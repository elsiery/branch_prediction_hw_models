==> flow/design.v <==
module ob_dp #(
    parameter BHT_ENTERIES    = 128,
    parameter BTB_ENTERIES    = 32,
    parameter INSTR_SIZE_BYTE = 4
) 
(
    clk,
    rst_n,
    in_fetch_pc,
    in_fetch_nop,
    in_exe_pc,
    in_exe_nop,
    in_exe_branch_taken,
    in_exe_branch_offset,
    out_pc_offset,
    out_fetch_branch_taken
);
input clk;
input rst_n;
input in_fetch_nop;
input [INSTR_SIZE_BYTE*8-1 :0] in_fetch_pc;
input in_exe_nop;
input [INSTR_SIZE_BYTE*8-1 :0] in_exe_pc;
input in_exe_branch_taken;
input [INSTR_SIZE_BYTE*8-1 :0] in_exe_branch_offset;
output [INSTR_SIZE_BYTE*8-1 :0] out_pc_offset;
output out_fetch_branch_taken;
reg bht_entry [0:BHT_ENTERIES-1];
reg [INSTR_SIZE_BYTE*8-1 :0] btb_entry [0:BTB_ENTERIES-1];
reg [24:0] btb_tag [0:BTB_ENTERIES-1];
assign out_pc_offset = btb_entry[in_fetch_pc[6:2]];
assign out_fetch_branch_taken = bht_entry[in_fetch_pc[8:2]]&&(btb_tag[in_fetch_pc[6:2]]==in_fetch_pc[31:7]);
always@(posedge clk or negedge rst_n) begin
    if(rst_n) begin
        if(!in_exe_nop) begin
            bht_entry[in_exe_pc[8:2]]  <=  in_exe_branch_taken;
            if(in_exe_branch_taken) begin
                btb_entry[in_exe_pc[6:2]]  <=  in_exe_branch_offset;
                btb_tag[in_exe_pc[6:2]]    <=  in_exe_pc[31:7];
            end
        end
    end
    else if(!rst_n) begin
        bht_entry[0]  <=   0 ;bht_entry[1]  <=   0 ;bht_entry[2]  <=   0 ;bht_entry[3]  <=   0 ;bht_entry[4]  <=   0 ;bht_entry[5]  <=   0 ;bht_entry[6]  <=   0 ;bht_entry[7]  <=   0 ;bht_entry[8]  <=   0 ;bht_entry[9]  <=   0 ;
        bht_entry[10]  <=   0 ;bht_entry[11]  <=   0 ;bht_entry[12]  <=   0 ;bht_entry[13]  <=   0 ;bht_entry[14]  <=   0 ;bht_entry[15]  <=   0 ;bht_entry[16]  <=   0 ;bht_entry[17]  <=   0 ;bht_entry[18]  <=   0 ;bht_entry[19]  <=   0 ;
        bht_entry[20]  <=   0 ;bht_entry[21]  <=   0 ;bht_entry[22]  <=   0 ;bht_entry[23]  <=   0 ;bht_entry[24]  <=   0 ;bht_entry[25]  <=   0 ;bht_entry[26]  <=   0 ;bht_entry[27]  <=   0 ;bht_entry[28]  <=   0 ;bht_entry[29]  <=   0 ;
        bht_entry[30]  <=   0 ;bht_entry[31]  <=   0 ;bht_entry[32]  <=   0 ;bht_entry[33]  <=   0 ;bht_entry[34]  <=   0 ;bht_entry[35]  <=   0 ;bht_entry[36]  <=   0 ;bht_entry[37]  <=   0 ;bht_entry[38]  <=   0 ;bht_entry[39]  <=   0 ;
        bht_entry[40]  <=   0 ;bht_entry[41]  <=   0 ;bht_entry[42]  <=   0 ;bht_entry[43]  <=   0 ;bht_entry[44]  <=   0 ;bht_entry[45]  <=   0 ;bht_entry[46]  <=   0 ;bht_entry[47]  <=   0 ;bht_entry[48]  <=   0 ;bht_entry[49]  <=   0 ;
        bht_entry[50]  <=   0 ;bht_entry[51]  <=   0 ;bht_entry[52]  <=   0 ;bht_entry[53]  <=   0 ;bht_entry[54]  <=   0 ;bht_entry[55]  <=   0 ;bht_entry[56]  <=   0 ;bht_entry[57]  <=   0 ;bht_entry[58]  <=   0 ;bht_entry[59]  <=   0 ;
        bht_entry[60]  <=   0 ;bht_entry[61]  <=   0 ;bht_entry[62]  <=   0 ;bht_entry[63]  <=   0 ;bht_entry[64]  <=   0 ;bht_entry[65]  <=   0 ;bht_entry[66]  <=   0 ;bht_entry[67]  <=   0 ;bht_entry[68]  <=   0 ;bht_entry[69]  <=   0 ;
        bht_entry[70]  <=   0 ;bht_entry[71]  <=   0 ;bht_entry[72]  <=   0 ;bht_entry[73]  <=   0 ;bht_entry[74]  <=   0 ;bht_entry[75]  <=   0 ;bht_entry[76]  <=   0 ;bht_entry[77]  <=   0 ;bht_entry[78]  <=   0 ;bht_entry[79]  <=   0 ;
        bht_entry[80]  <=   0 ;bht_entry[81]  <=   0 ;bht_entry[82]  <=   0 ;bht_entry[83]  <=   0 ;bht_entry[84]  <=   0 ;bht_entry[85]  <=   0 ;bht_entry[86]  <=   0 ;bht_entry[87]  <=   0 ;bht_entry[88]  <=   0 ;bht_entry[89]  <=   0 ;
        bht_entry[90]  <=   0 ;bht_entry[91]  <=   0 ;bht_entry[92]  <=   0 ;bht_entry[93]  <=   0 ;bht_entry[94]  <=   0 ;bht_entry[95]  <=   0 ;bht_entry[96]  <=   0 ;bht_entry[97]  <=   0 ;bht_entry[98]  <=   0 ;bht_entry[99]  <=   0 ;
        bht_entry[100]  <=   0 ;bht_entry[101]  <=   0 ;bht_entry[102]  <=   0 ;bht_entry[103]  <=   0 ;bht_entry[104]  <=   0 ;bht_entry[105]  <=   0 ;bht_entry[106]  <=   0 ;bht_entry[107]  <=   0 ;bht_entry[108]  <=   0 ;bht_entry[109]  <=   0 ;
        bht_entry[110]  <=   0 ;bht_entry[111]  <=   0 ;bht_entry[112]  <=   0 ;bht_entry[113]  <=   0 ;bht_entry[114]  <=   0 ;bht_entry[115]  <=   0 ;bht_entry[116]  <=   0 ;bht_entry[117]  <=   0 ;bht_entry[118]  <=   0 ;bht_entry[119]  <=   0 ;
        bht_entry[120]  <=   0 ;bht_entry[121]  <=   0 ;bht_entry[122]  <=   0 ;bht_entry[123]  <=   0 ;bht_entry[124]  <=   0 ;bht_entry[125]  <=   0 ;bht_entry[126]  <=   0 ;bht_entry[127]  <=   0 ;
        btb_entry[0]  <=   0;
        btb_tag[0]    <=   0;
        btb_entry[1]  <=   0;
        btb_tag[1]    <=   0;
        btb_entry[2]  <=   0;
        btb_tag[2]    <=   0;
        btb_entry[3]  <=   0;
        btb_tag[3]    <=   0;
        btb_entry[4]  <=   0;
        btb_tag[4]    <=   0;
        btb_entry[5]  <=   0;
        btb_tag[5]    <=   0;
        btb_entry[6]  <=   0;
        btb_tag[6]    <=   0;
        btb_entry[7]  <=   0;
        btb_tag[7]    <=   0;
        btb_entry[8]  <=   0;
        btb_tag[8]    <=   0;
        btb_entry[9]  <=   0;
        btb_tag[9]    <=   0;
        btb_entry[10]  <=   0;
        btb_tag[10]    <=   0;
        btb_entry[11]  <=   0;
        btb_tag[11]    <=   0;
        btb_entry[12]  <=   0;
        btb_tag[12]    <=   0;
        btb_entry[13]  <=   0;
        btb_tag[13]    <=   0;
        btb_entry[14]  <=   0;
        btb_tag[14]    <=   0;
        btb_entry[15]  <=   0;
        btb_tag[15]    <=   0;
        btb_entry[16]  <=   0;
        btb_tag[16]    <=   0;
        btb_entry[17]  <=   0;
        btb_tag[17]    <=   0;
        btb_entry[18]  <=   0;
        btb_tag[18]    <=   0;
        btb_entry[19]  <=   0;
        btb_tag[19]    <=   0;
        btb_entry[20]  <=   0;
        btb_tag[20]    <=   0;
        btb_entry[21]  <=   0;
        btb_tag[21]    <=   0;
        btb_entry[22]  <=   0;
        btb_tag[22]    <=   0;
        btb_entry[23]  <=   0;
        btb_tag[23]    <=   0;
        btb_entry[24]  <=   0;
        btb_tag[24]    <=   0;
        btb_entry[25]  <=   0;
        btb_tag[25]    <=   0;
        btb_entry[26]  <=   0;
        btb_tag[26]    <=   0;
        btb_entry[27]  <=   0;
        btb_tag[27]    <=   0;
        btb_entry[28]  <=   0;
        btb_tag[28]    <=   0;
        btb_entry[29]  <=   0;
        btb_tag[29]    <=   0;
        btb_entry[30]  <=   0;
        btb_tag[30]    <=   0;
        btb_entry[31]  <=   0;
        btb_tag[31]    <=   0;
    end
end
endmodule
======== Step by step through the tools: ob_dp ========
What the tools print for ob_dp, step after step.
Line numbers count from 1 in the design file above.
Not given: n/a
inputs
  top ..................................... ob_dp
  clock input ............................. clk
  library ................................. sky130hd
  library corner .......................... tt_025C_1v80

======== Word level ========
Source: Yosys, flattened and elaborated. Widths are those after wreduce. Registers that Yosys merges into a memory's read port (data or address) are not register bits. Print and check cells do not count. Equal cells are merged and count once.
cells by class
  muxes and demuxes ....................... 3
  reduce/logical cells .................... 165
  equality and inequality tests ........... 317
  bitwise gates (word level) .............. 1
operator list
  cell                                                      number
  32-bit parallel mux with 32-bit select                    1
  7-bit == test with constant B                             128
  25-bit parallel mux with 32-bit select                    1
  7-bit by 6-bit == test with 1-bit output with constant B  64
  2-bit AND reduction                                       128
  7-bit by 5-bit == test with 1-bit output with constant B  32
  5-bit == test with constant B                             32
  1-bit parallel mux with 128-bit select                    1
  7-bit by 4-bit == test with 1-bit output with constant B  16
  3-bit AND reduction                                       32
  5-bit by 4-bit == test with 1-bit output with constant B  16
  7-bit by 3-bit == test with 1-bit output with constant B  8
  5-bit by 3-bit == test with 1-bit output with constant B  8
  7-bit by 2-bit == test with 1-bit output with constant B  4
  25-bit == test                                            1
  5-bit by 2-bit == test with 1-bit output with constant B  4
  7-bit by 1-bit == test with 1-bit output with constant B  2
  7-bit logical NOT                                         2
  5-bit by 1-bit == test with 1-bit output with constant B  2
  5-bit logical NOT                                         2
  1-bit logical AND                                         1
  1-bit NOT                                                 1
word-level totals
  cells after elaboration ................. 678
  output and inout port bits .............. 33
  bits of input ports ..................... 101
  flip-flop bits (word level) ............. 1952

======== Longest topological paths ========
Yosys ltp: most cells in a row. Word level: on the elaborated netlist, between registers, memories and ports. Mapped: between sequential cells and ports; inverters and the memories' decode and read muxes count.
depth
  depth after elaboration ................. 4
  ABC_AREA ................................ 0
  gate-level depth with buffers ........... 13
  mapped depth without buffers ............ 9

======== After synthesis ========
The flow's flattened synthesis, as Yosys stat reports it; memories are mapped. The netlist is that of the ABC_AREA named above (0 if unset); the other value can give another one.
The area totals of this step are shown rounded.
cells by type
  cell type                  number  total area (um2)
  sky130_fd_sc_hd__dfrtp_1   1952    4.88E+04
  sky130_fd_sc_hd__mux2_2    1976    2.23E+04
  sky130_fd_sc_hd__a22oi_1   667     5.01E+03
  sky130_fd_sc_hd__clkbuf_1  436     1636.57
  sky130_fd_sc_hd__nand2_1   292     1.1E+03
  sky130_fd_sc_hd__nor2_1    189     709.43
  sky130_fd_sc_hd__mux2i_1   62      620.595
  sky130_fd_sc_hd__nand4_1   98      613.088
  sky130_fd_sc_hd__nand3_1   111     555.533
  sky130_fd_sc_hd__and3_1    64      400.384
  sky130_fd_sc_hd__buf_1     105     394.128
  sky130_fd_sc_hd__nor3_1    70      350.336
  sky130_fd_sc_hd__a222oi_1  32      320.307
  sky130_fd_sc_hd__a22o_1    33      289.027
  sky130_fd_sc_hd__buf_2     57      285.274
  sky130_fd_sc_hd__a31oi_1   43      269.008
  sky130_fd_sc_hd__buf_6     20      225.216
  sky130_fd_sc_hd__nor4_1    29      181.424
Not listed: further types 70, cells in them 343.
synthesis totals
  cells in the netlist .................... 6579
  flip-flop cells ......................... 1952
  chip area (Yosys) ....................... 86660 um2
  sequential area ......................... 48850 um2
  buffer cells ............................ 631

======== Worst setup path after synthesis ========
OpenSTA on the mapped netlist: ideal clock, no wires. The path of least setup slack (recovery checks aside). Input and output delay are each 20% of the period. Register names are those of the netlist, which keeps one name where synthesis merged equal registers.
path post-synthesis
  kind .................................... input to output
  from .................................... in in_fetch_pc[2]
  to ...................................... out out_fetch_branch_taken
  data required time ...................... 3472 ps
  path delay .............................. 2196 ps
  launch time at the first pin ............ 868 ps
  driving pins on the path ................ 12
  slack ................................... 408 ps
  output delay ............................ 868 ps
  clock period ............................ 4340 ps
  arrival time ............................ 3064 ps
  buffers on the path ..................... 3
  external input delay .................... 868 ps
  synthesis period reached ................ 3932 ps
"path delay" = arrival - input delay + setup time.
At an output port there is no setup time.
"driving pins on the path" counts driving pins, that of a launching flip-flop among them; a cell with two outputs on the path counts twice.
"synthesis period reached" = period - worst setup slack (recovery checks aside). The figure is calculated, with input and output delays left at 20% of the set period.
The rows between start and end are the longest chain of elaborated cells between them; the timing report does not say that the signal goes this way. Where chains are equally long, one stands for them.
A line is the first line of the expression or statement that the cell stems from. Yosys adds cells for indexed reads and writes and turns some case tables into memories.
on the way, post-synthesis
  cell sequence ........................... sky130_fd_sc_hd__buf_6 sky130_fd_sc_hd__buf_6 sky130_fd_sc_hd__and3b_4 sky130_fd_sc_hd__buf_6 sky130_fd_sc_hd__and3_1 sky130_fd_sc_hd__a2111oi_0 sky130_fd_sc_hd__nand4_1 sky130_fd_sc_hd__nor4_1 sky130_fd_sc_hd__mux2i_1 sky130_fd_sc_hd__nand4_1 sky130_fd_sc_hd__nor4_2 sky130_fd_sc_hd__o2111a_1
  cells in the longest elaborated chain ... 4
  elaborated cells on any way between the ends .. 164
  those cells by class .................... eq/ne: 159; mux: 2; reduce/logical: 3
ends and longest elaborated chain, post-synthesis
  element                                 line  source
  start, declared                         21    input [INSTR_SIZE_BYTE*8-1 :0] in_fetch_pc;
  5-bit == test                           32    assign out_fetch_branch_taken = bht_entry[in_fetch_pc[8:2]]&&(btb_tag[in_fetch_pc[6:2]]==in_fetch_pc[31:7]);
  25-bit parallel mux with 32-bit select  32
  25-bit == test                          32
  1-bit logical AND                       32
  end, declared                           27    output out_fetch_branch_taken;

======== Timing after layout ========
Path of least setup slack in the final report of stored run 1 (OpenROAD, finished layout, wires in). Where an end is a register, its clock arrival counts in the times.
The report prints the path's times to 10 ps; the period is as set.
path post-layout
  kind .................................... input to output
  from .................................... in in_fetch_pc[2]
  to ...................................... out out_fetch_branch_taken
  arrival time ............................ 3920 ps
  output delay ............................ 660 ps
  clock period ............................ 3290 ps
  external input delay .................... 660 ps
  driving pins on the path ................ 14
  buffers on the path ..................... 5
  launch time at the first pin ............ 660 ps
  slack ................................... -1290 ps
  data required time ...................... 2630 ps
The rows between start and end are the longest chain of elaborated cells between them; the timing report does not say that the signal goes this way. Where chains are equally long, one stands for them.
on the way, post-layout
  cell sequence ........................... sky130_fd_sc_hd__buf_12 sky130_fd_sc_hd__buf_6 sky130_fd_sc_hd__nor2b_1 sky130_fd_sc_hd__buf_4 sky130_fd_sc_hd__buf_4 sky130_fd_sc_hd__a22o_1 sky130_fd_sc_hd__a32oi_1 sky130_fd_sc_hd__nand3_1 sky130_fd_sc_hd__or3_1 sky130_fd_sc_hd__mux2i_1 sky130_fd_sc_hd__o311ai_1 sky130_fd_sc_hd__nor4_1 sky130_fd_sc_hd__o2111a_2 sky130_fd_sc_hd__buf_6
  cells in the longest elaborated chain ... 4
  elaborated cells on any way between the ends .. 164
  those cells by class .................... eq/ne: 159; mux: 2; reduce/logical: 3
ends and longest elaborated chain, post-layout
  element                                 line  source
  start, declared                         21    input [INSTR_SIZE_BYTE*8-1 :0] in_fetch_pc;
  5-bit == test                           32    assign out_fetch_branch_taken = bht_entry[in_fetch_pc[8:2]]&&(btb_tag[in_fetch_pc[6:2]]==in_fetch_pc[31:7]);
  25-bit parallel mux with 32-bit select  32
  25-bit == test                          32
  1-bit logical AND                       32
  end, declared                           27    output out_fetch_branch_taken;

==> results <==
Top module ob_dp; platform sky130hd; tools Yosys and OpenROAD; 2 stored runs in no particular order. Input and output delays are each 20% of the period that was set; the output load is 0.01 pF.
"clock period reached": clock period set for the run, less the worst setup slack. It is reckoned from that one timing run; input and output delays stay at 20% of the period that was set.
"critical path time": the worst setup path's part of the clock period (all of it between registers, 20% less for each end at a port) less its slack. A launch clock that arrives late makes it longer, a capture clock that arrives late makes it shorter.
By "power consumption" is meant OpenSTA's value without simulated activity: inputs other than the clock are taken to toggle once in ten clock periods, and the tool carries that through the logic.
"critical path time" is given in steps of 10 ps.
The measured numbers are rounded.

======== stored run 1 ========
==> flow/run.sh <==
#!/bin/bash
# the make line also repeats the synthesis and layout settings of config.mk as NAME=value (left out here)
make -C /OpenROAD-flow-scripts/flow DESIGN_CONFIG=/design/flow/config.mk WORK_HOME=/design/flow/orfs CLKGATE_MAP_FILE= finish
==> flow/config.mk <==
export PLATFORM = sky130hd
export DESIGN_NAME = ob_dp
export DESIGN_NICKNAME = ob_dp
export VERILOG_FILES = /design/flow/design.v
export SDC_FILE = /design/flow/constraint.sdc
export NUM_CORES = 4
export LEC_CHECK = 0
export CAP_MARGIN = 20
export CORE_MARGIN = 2
export CORE_UTILIZATION = 40
export SLEW_MARGIN = 20
==> flow/constraint.sdc <==
create_clock -name core_clock -period 3.29 [get_ports {clk}]
set_input_delay 0.6580 -clock core_clock [delete_from_list [all_inputs] [get_ports {clk}]]
set_output_delay 0.6580 -clock core_clock [all_outputs]
set_load 0.01 [all_outputs]

-------- measured, stored run 1 --------
  power consumption ....................... 0.05975 W
  critical path time ...................... 3260 ps
  critical path kind ...................... input to output
  standard-cell area after routing ........ 108200 um2
  setup slack of the worst path ........... -1289 ps
  final design utilization ................ 50.3 %
  post-route setup TNS .................... -14970 ps
  die area ................................ 220400 um2
  chip area after synthesis (Yosys) ....... 86660 um2
  clock period reached .................... 4579 ps
  worst hold slack in the final report .... 120 ps

======== stored run 2 ========
==> flow/run.sh <==
#!/bin/bash
# the make line also repeats the synthesis and layout settings of config.mk as NAME=value (left out here)
make -C /OpenROAD-flow-scripts/flow DESIGN_CONFIG=/design/flow/config.mk WORK_HOME=/design/flow/orfs CLKGATE_MAP_FILE= finish
==> flow/config.mk <==
export PLATFORM = sky130hd
export DESIGN_NAME = ob_dp
export DESIGN_NICKNAME = ob_dp
export VERILOG_FILES = /design/flow/design.v
export SDC_FILE = /design/flow/constraint.sdc
export NUM_CORES = 4
export LEC_CHECK = 0
export CAP_MARGIN = 20
export CORE_MARGIN = 6
export CORE_UTILIZATION = 53
export MAX_ROUTING_LAYER = met4
export MIN_ROUTING_LAYER = met1
export PLACE_DENSITY_LB_ADDON = 0.13
export SETUP_SLACK_MARGIN = -0.22
export SLEW_MARGIN = 40
export TNS_END_PERCENT = 45
==> flow/constraint.sdc <==
create_clock -name core_clock -period 3.84 [get_ports {clk}]
set_input_delay 0.7680 -clock core_clock [delete_from_list [all_inputs] [get_ports {clk}]]
set_output_delay 0.7680 -clock core_clock [all_outputs]
set_load 0.01 [all_outputs]

-------- measured, stored run 2 --------
  power consumption ....................... 0.05097 W
  critical path time ...................... 3010 ps
  critical path kind ...................... input to output
  standard-cell area after routing ........ 104400 um2
  setup slack of the worst path ........... -709 ps
  final design utilization ................ 64.6 %
  post-route setup TNS .................... -5101 ps
  die area ................................ 173400 um2
  chip area after synthesis (Yosys) ....... 86660 um2
  clock period reached .................... 4549 ps
  worst hold slack in the final report .... 286 ps
